==> flow/design.v <==
module UART_Baud_Rate(
 input wire [2:0] baud_rate_select,
 output reg [17:0] CLK_PERS_BIT
 );
 always @(*)
    begin
     case (baud_rate_select)
       3'b000:	CLK_PERS_BIT = 18'b101000101100001011;  
       3'b001:	CLK_PERS_BIT = 18'b1010001011000011;  
       3'b010:	CLK_PERS_BIT = 18'b101000101100001;  
       3'b011:	CLK_PERS_BIT = 18'b10100010110001;  
       3'b100:	CLK_PERS_BIT = 18'b1010001011000;  
       3'b101:	CLK_PERS_BIT = 18'b101000101100;  
       3'b110:	CLK_PERS_BIT = 18'b10100010110;  
       3'b111:	CLK_PERS_BIT = 18'b110110010;  
       default: CLK_PERS_BIT = 18'b110110010;  
      endcase
    end	
endmodule
module UART_Receiver(
    input wire internal_clock,
    input wire RX_Enable,
    input wire RX_Data,
    input wire [17:0] CLK_PERS_BIT,
    output reg [7:0] Rx_Byte
);
  parameter s_IDLE         = 3'b000;
  parameter s_RX_START_BIT = 3'b001;
  parameter s_RX_DATA_BIT  = 3'b010;
  parameter s_RX_STOP_BIT  = 3'b011;
  parameter s_CLEANUP      = 3'b100;
  reg [7:0] buffer = 8'bxxxxxxxx;
  reg [2:0] Receiver_State = s_IDLE;
  reg [17:0] clock_counter = 0;
  reg [2:0] Receiver_Index_Bit = 3'b000;
  always @(posedge internal_clock) begin
    case (Receiver_State)
      s_IDLE: begin
        clock_counter <= 0;
        Receiver_Index_Bit <= 0;
        if (RX_Enable == 1'b0 && RX_Data == 1'b0)  
          Receiver_State <= s_RX_START_BIT;
        else
          Receiver_State <= s_IDLE;
      end
      s_RX_START_BIT: begin 
        if (clock_counter < (CLK_PERS_BIT - 1) / 2) begin
         clock_counter <= clock_counter + 1; 
        end else begin 
          if (RX_Data == 1'b0) begin
            clock_counter <= 0;
            Receiver_Index_Bit <= 0;
            Receiver_State <= s_RX_DATA_BIT;
          end else begin
            Receiver_State <= s_IDLE;
          end
        end
      end
      s_RX_DATA_BIT: begin
        if (clock_counter < CLK_PERS_BIT - 1) begin
          clock_counter <= clock_counter + 1;
        end else begin
          clock_counter <= 0;
          buffer[Receiver_Index_Bit] <= RX_Data;
          if (Receiver_Index_Bit < 7) begin
            Receiver_Index_Bit <= Receiver_Index_Bit + 1;
          end else begin	
            Receiver_Index_Bit <= 0;
            Receiver_State <= s_RX_STOP_BIT;
          end
        end
      end
      s_RX_STOP_BIT: begin
        if (clock_counter < (CLK_PERS_BIT - 1) / 2) begin
          clock_counter <= clock_counter + 1;
        end else begin
          Rx_Byte = buffer;
          clock_counter <= 0;
          Receiver_Index_Bit <= 0;
          Receiver_State <= s_CLEANUP;
        end
      end
      s_CLEANUP: begin
        Receiver_State <= s_IDLE;
        Rx_Byte = 8'bx;	
        buffer <= 8'bx;
      end
      default: Receiver_State <= s_IDLE;
    endcase
  end
endmodule
module UART_Top(
  input wire internal_clock,
  input wire [2:0] baud_rate_select,
  input wire [7:0] Tx_Byte,
  input wire Tx_Enable,
  output wire Tx_Serial,
  output wire Tx_Done,
  output wire Tx_Active,
  input wire RX_Enable,
  input wire RX_Data,
  output wire [7:0] Rx_Byte
  );
  wire [17:0] CLK_PERS_BIT;
  UART_Baud_Rate uut_baud_rate(
  .baud_rate_select(baud_rate_select),
  .CLK_PERS_BIT(CLK_PERS_BIT)
  );
  UART_Transmitter uut_tx (
    .Tx_Byte(Tx_Byte),
    .Tx_Enable(Tx_Enable),
    .CLK_PERS_BIT(CLK_PERS_BIT),
    .internal_clock(internal_clock),
    .Tx_Serial(Tx_Serial),
    .Tx_Done(Tx_Done),
    .Tx_Active(Tx_Active)
  );
  UART_Receiver uut_rx (
    .internal_clock(internal_clock),
    .CLK_PERS_BIT(CLK_PERS_BIT),
    .RX_Enable(RX_Enable),
    .RX_Data(RX_Data),
    .Rx_Byte(Rx_Byte)
  );
endmodule
module UART_Transmitter(
  input [7:0] Tx_Byte,
  input Tx_Enable,
  input internal_clock, 
  input wire [17:0] CLK_PERS_BIT,
  output reg Tx_Serial,
  output reg Tx_Done,
  output reg Tx_Active
);
  parameter s_IDLE         = 3'b000;
  parameter s_TX_START_BIT = 3'b001;
  parameter s_TX_DATA_BIT  = 3'b010;
  parameter s_TX_STOP_BIT  = 3'b011;
  parameter s_CLEANUP      = 3'b100;
  reg [2:0] Index_Bit;
  reg [2:0] Tx_State = s_IDLE;
  reg [7:0] Tx_Data;
  reg [17:0] clock_counter = 0;
  always @(posedge internal_clock) begin
    case (Tx_State)
      s_IDLE: begin
        clock_counter <= 0;
        Tx_Serial <= 1;
        Tx_Done   <= 0;
        Index_Bit <= 0;
        if (Tx_Enable == 1'b0) begin
          Tx_Active <= 1;
          Tx_Data <= Tx_Byte;
          Tx_State <= s_TX_START_BIT;
        end else
          Tx_State <= s_IDLE;
      end
      s_TX_START_BIT: begin 
        Tx_Serial <= 0; 
        if (clock_counter < CLK_PERS_BIT - 1) begin
          clock_counter <= clock_counter + 1; 
          Tx_State <= s_TX_START_BIT;
        end else begin 
          clock_counter <= 0;
          Tx_State <= s_TX_DATA_BIT;
        end 
      end
      s_TX_DATA_BIT: begin
        Tx_Serial <= Tx_Data[Index_Bit];
        if (clock_counter < (CLK_PERS_BIT - 1)) begin
          clock_counter <= clock_counter + 1;
          Tx_State <= s_TX_DATA_BIT;
        end else begin
          clock_counter <= 0;
          if (Index_Bit < 7) begin
            Index_Bit <= Index_Bit + 1;
            Tx_State <= s_TX_DATA_BIT;
          end else begin	
            Index_Bit <= 0;
            Tx_State <= s_TX_STOP_BIT;
          end
        end
      end
      s_TX_STOP_BIT: begin
        Tx_Serial <= 1; 
        if (clock_counter < CLK_PERS_BIT - 1) begin
          clock_counter <= clock_counter + 1;
          Tx_State <= s_TX_STOP_BIT;
        end else begin
          clock_counter <= 0;
          Tx_State <= s_CLEANUP;
        end
      end
      s_CLEANUP: begin
        Tx_State <= s_IDLE;
        Tx_Done <= 1'b1;
        Tx_Active <= 0;
      end
      default: Tx_State <= s_IDLE;
    endcase
  end
endmodule
From RTL to reports: UART_Top
What the tools print for UART_Top, step after step.
Line numbers count from 1 in the design file above.
Operators: Yosys type, input widths -> output width; for muxes data width and select width s.
{ "setup": {"top_module": "UART_Top", "clock": "internal_clock", "library": "sky130hd", "pvt_corner": "tt_025C_1v80"} }

Word level
Yosys after proc, flatten, opt, wreduce and memory -nomap, before mapping. Memory bits, and registers merged into a memory's read port (data or address), are not among the register bits. Print and check cells are not counted. Equal cells are merged and count once.
Memory sizes are those after Yosys's memory passes, which may raise the word count (mostly to a power of two), join words into wider ones and drop unused or constant bits.
{ "bits": {"romBits": 136, "register_bits": 75, "input_bits": 15, "mem_count": 1, "elab_cells": 106} }
{ "memory_table": {"columns": ["name", "words", "word_bits", "rd", "write_ports", "line", "rtl"], "rows": [
  ["(name not given)", 8, 17, 1, 0, 7, "case (baud_rate_select)"]
]} }
{ "op_classes": {"n_cmp": 5, "equal": 16, "add_sub_neg": 6, "reduce_logical": 20, "shifts": 3, "bitwise": 6, "mux": 37} }
{ "ops": {"columns": ["op", "count"], "rows": [
  ["$mux 18", 5],
  ["$pmux 18 s4", 1],
  ["$lt 18x32->1", 2],
  ["$mux 3", 13],
  ["$add 18x1->18 const B", 2],
  ["$pmux 18 s2", 1],
  ["$pmux 3 s4", 3],
  ["$mux 8", 4],
  ["$lt 18x31->1", 1],
  ["$sub 18x1->19 const B", 1],
  ["$ne 2x2->1 const B", 7],
  ["$reduce_and 2->1", 6],
  ["$eq 3x2->1 const B", 4],
  ["$shift 1x4->8", 1],
  ["$shift 1x4->8 const A", 1],
  ["$reduce_bool 2->1", 4],
  ["$reduce_bool 4->1", 2],
  ["$shiftx 8x3->1", 1],
  ["$and 8x8->8", 1],
  ["$or 8x8->8", 1],
  ["$not 8->8", 1],
  ["$add 3x1->3 const B", 2],
  ["$eq 3x1->1 const B", 2],
  ["$lt 3x3->1 const B", 2],
  ["$eq 3x3->1 const B", 2],
  ["$logic_not 3->1", 2],
  ["$pmux 3 s2", 1],
  ["$reduce_and 5->1", 1]
]} }
Other operator kinds: 12; their cells: 19.

Longest topological paths
Depth = most cells in a row (Yosys ltp): at word level without a register or memory, in the mapped netlist without a sequential cell, where the memories' decode and read muxes count.
{ "depth": {"ltp_word": 7, "ABC_AREA": 0, "depth_mapped": 16, "mapped_depth_nobuf": 14} }

Synthesis result
Yosys stat after the flow's synthesis: flattened, memories mapped to cells. It holds for the ABC_AREA given above (unset counts as 0); a run with the other value may have another netlist.
{ "types": {"columns": ["cell_type", "count", "area_total_um2"], "rows": [
  ["sky130_fd_sc_hd__edfxtp_1", 72, 2.16E+03],
  ["sky130_fd_sc_hd__ha_1", 62, 775.744],
  ["sky130_fd_sc_hd__nor2_1", 72, 270.259],
  ["sky130_fd_sc_hd__xor2_1", 24, 210.202],
  ["sky130_fd_sc_hd__xnor2_1", 17, 148.893],
  ["sky130_fd_sc_hd__nand2_1", 34, 127.622],
  ["sky130_fd_sc_hd__nand3_1", 24, 120.115],
  ["sky130_fd_sc_hd__o21ai_0", 17, 85.082],
  ["sky130_fd_sc_hd__nand4_1", 13, 81.328],
  ["sky130_fd_sc_hd__inv_1", 20, 75.072],
  ["sky130_fd_sc_hd__a21oi_1", 13, 65.062],
  ["sky130_fd_sc_hd__dfxtp_1", 3, 60.058],
  ["sky130_fd_sc_hd__and3_1", 9, 56.304],
  ["sky130_fd_sc_hd__mux4_2", 2, 45.043],
  ["sky130_fd_sc_hd__nor3_1", 8, 40.038],
  ["sky130_fd_sc_hd__a21o_1", 5, 37.536],
  ["sky130_fd_sc_hd__nor2b_1", 6, 37.536],
  ["sky130_fd_sc_hd__and2_1", 5, 31.28]
]} }
Not listed: further types 37, cells in them 74.
{ "mapped": {"buf_cells": 8, "cells": 480, "seqArea_mm2": 0.0022221, "ff_cells": 75, "area_mm2": 0.0050136} }
The figures by module come from a second, unflattened synthesis with its own total; it is not the netlist above.
{ "unflattened": {"hier_cells": 572, "area_unflattened_mm2": 0.0057805} }
Rows give one instance, submodules left out.
{ "by_module": {"columns": ["module", "area_mm2", "instances", "cells", "mod_seq_area_mm2"], "rows": [
  ["UART_Receiver", 0.0031868, 1, 315, 0.0012012],
  ["UART_Transmitter", 0.0023735, 1, 225, 0.001021],
  ["UART_Baud_Rate", 0.0002202, 1, 32, 0],
  ["UART_Top", 0, 1, 0, 0]
]} }

Timing after synthesis
Path of least setup slack by OpenSTA after synthesis, without wires, with an ideal clock, recovery checks aside; 20% of the period is set as input and as output delay. Where synthesis merged equal registers, the netlist keeps one of their names.
{ "synth_timing": {"path_kind": "in2reg", "startpoint": "in baud_rate_select[2]", "endpoint": "reg uut_rx.clock_counter[0]", "stages": 14, "path_delay_ns": 3.474, "t_required_ns": 4.988, "tclk_ns": 5.38, "launch_ns": 1.076, "arrival_ns": 4.158, "setup_slack_ns": 0.829, "period_less_setup_slack_ns": 4.551} }
"path_delay_ns" = arrival - input delay + setup time.
"stages" counts driving pins, that of a launching flip-flop among them; a cell with two outputs on the path counts twice.
"period_less_setup_slack_ns" is the clock period less the worst setup slack; recovery checks do not enter. This is arithmetic on one report: input and output delays are still those of the set period (20% each).
The rows between start and end are the longest chain of elaborated cells between them; the timing report does not say that the signal goes this way. Where chains are equally long, one stands for them.
A line is the first line of the expression or statement that the cell stems from. Yosys adds cells for indexed reads and writes and turns some case tables into memories.
A memory read counts as a cell of the chain, while the word-level depth stops at memories.
At most two assigning lines are given for a register; there are more.
Only ways into the end's enable, where the timed path ends, are counted here.
{ "synth_between": {"cell_sequence": "sky130_fd_sc_hd__buf_2 > sky130_fd_sc_hd__inv_2 > sky130_fd_sc_hd__ha_1 > sky130_fd_sc_hd__nor2b_1 > sky130_fd_sc_hd__nor2b_1 > sky130_fd_sc_hd__xnor2_1 > sky130_fd_sc_hd__a21oi_1 > sky130_fd_sc_hd__ha_1 > sky130_fd_sc_hd__or3_1 > sky130_fd_sc_hd__o211ai_1 > sky130_fd_sc_hd__a2111oi_4 > sky130_fd_sc_hd__a21oi_1 > sky130_fd_sc_hd__nor4_1 > sky130_fd_sc_hd__nor2_1", "elab_chain_len": 5, "cells_between": 5} }
{ "synth_rtl": {"columns": ["element", "line", "rtl"], "rows": [
  ["from (decl)", 94, "input wire [2:0] baud_rate_select,"],
  ["$mem_v2 8x17", 7, "case (baud_rate_select)"],
  ["$sub 18x1->19", 47, "if (clock_counter < (CLK_PERS_BIT - 1) / 2) begin"],
  ["$lt 18x31->1", 47, null],
  ["$ne 3x2->1", null, null],
  ["$reduce_and 2->1", null, null],
  ["to (assign)", 48, "clock_counter <= clock_counter + 1;"],
  ["to (assign)", 61, "clock_counter <= clock_counter + 1;"],
  ["to (decl)", 34, "reg [17:0] clock_counter = 0;"]
]} }

Worst path after layout
From the final timing report of flow run A: the path of least setup slack in the routed layout; clock arrival at registers is part of the times.
{ "layout_timing": {"path_kind": "in2reg", "startpoint": "in baud_rate_select[1]", "endpoint": "reg uut_rx.Rx_Byte[6]", "t_required_ns": 3.21, "setup_slack_ns": -0.04, "stages": 15, "tclk_ns": 3.16, "launch_ns": 0.63, "arrival_ns": 3.25} }
The rows between start and end are the longest chain of elaborated cells between them; the timing report does not say that the signal goes this way. Where chains are equally long, one stands for them.
A memory read counts as a cell of the chain, while the word-level depth stops at memories.
Only ways into the end's enable, where the timed path ends, are counted here.
{ "layout_between": {"cell_sequence": "sky130_fd_sc_hd__buf_8 > sky130_fd_sc_hd__inv_8 > sky130_fd_sc_hd__ha_4 > sky130_fd_sc_hd__nor2b_4 > sky130_fd_sc_hd__nor2b_4 > sky130_fd_sc_hd__xnor2_2 > sky130_fd_sc_hd__a21oi_2 > sky130_fd_sc_hd__ha_4 > sky130_fd_sc_hd__o2111a_1 > sky130_fd_sc_hd__o211ai_1 > sky130_fd_sc_hd__a2111oi_4 > sky130_fd_sc_hd__a21oi_2 > sky130_fd_sc_hd__buf_4 > sky130_fd_sc_hd__o31ai_4 > sky130_fd_sc_hd__buf_12", "elab_chain_len": 5, "cells_between": 5} }
{ "layout_rtl": {"columns": ["element", "line", "rtl"], "rows": [
  ["from (decl)", 94, "input wire [2:0] baud_rate_select,"],
  ["$mem_v2 8x17", 7, "case (baud_rate_select)"],
  ["$sub 18x1->19", 74, "if (clock_counter < (CLK_PERS_BIT - 1) / 2) begin"],
  ["$lt 18x31->1", 74, null],
  ["$ne 2x2->1", null, null],
  ["$reduce_and 2->1", null, null],
  ["to (assign)", 77, "Rx_Byte = buffer;"],
  ["to (assign)", 85, "Rx_Byte = 8'bx;"],
  ["to (decl)", 25, "output reg [7:0] Rx_Byte"]
]} }

Data sheet: physical implementation of UART_Top

2 stored runs of UART_Top in the flow (synthesis by Yosys, layout by OpenROAD, sky130hd cells), in arbitrary order. Constraints: input delay and output delay 20% of the set period each, output load 0.01 pF.
"achievedPeriod_ns" means the clock period less the worst setup slack. The figure is calculated, with input and output delays left at 20% of the set period.
"worst_path_time_ns" means the part of the period allowed to the worst setup path (the constraints hold back 20% at inputs and 20% at outputs) less its slack; where the path has registers, the arrival times of their clocks count too.
"fin_power_mw": no workload was simulated; the value follows from the tool's default switching activity.
[
  {
    "run": "flow run A",
    "settings": { "period_ns": 3.16, "CAP_MARGIN": 20, "CORE_MARGIN": 2, "CORE_UTILIZATION": 40, "SLEW_MARGIN": 20 },
    "results": { "timing.setup.tns_ns": -0.392, "final_util_frac": 0.567, "finalCellArea_mm2": 0.0068728, "fin_power_mw": 6.191, "worst_setup_slack_ns": -0.042, "achievedPeriod_ns": 3.202, "worst_path_time_ns": 2.57, "worst_setup_path_type": "in2reg", "synth_chip_area_mm2": 0.0050136, "ws_hold_ns": 0.445, "die_footprint_mm2": 0.0134456 }
  },
  {
    "run": "flow run B",
    "settings": { "period_ns": 2.75, "CORE_UTILIZATION": 35, "PLACE_DENSITY_LB_ADDON": 0.26, "TNS_END_PERCENT": 85, "ABC_AREA": 0, "GPL_TIMING_DRIVEN": 1, "GPL_ROUTABILITY_DRIVEN": 1, "SLEW_MARGIN": 15, "MIN_ROUTING_LAYER": "met2", "CAP_MARGIN": 20, "CORE_MARGIN": 2 },
    "results": { "timing.setup.tns_ns": -22.035, "final_util_frac": 0.493, "finalCellArea_mm2": 0.0068741, "fin_power_mw": 7.082, "worst_setup_slack_ns": -0.417, "achievedPeriod_ns": 3.167, "worst_path_time_ns": 2.62, "worst_setup_path_type": "in2reg", "synth_chip_area_mm2": 0.0050136, "ws_hold_ns": 0.456, "die_footprint_mm2": 0.015298 }
  }
]
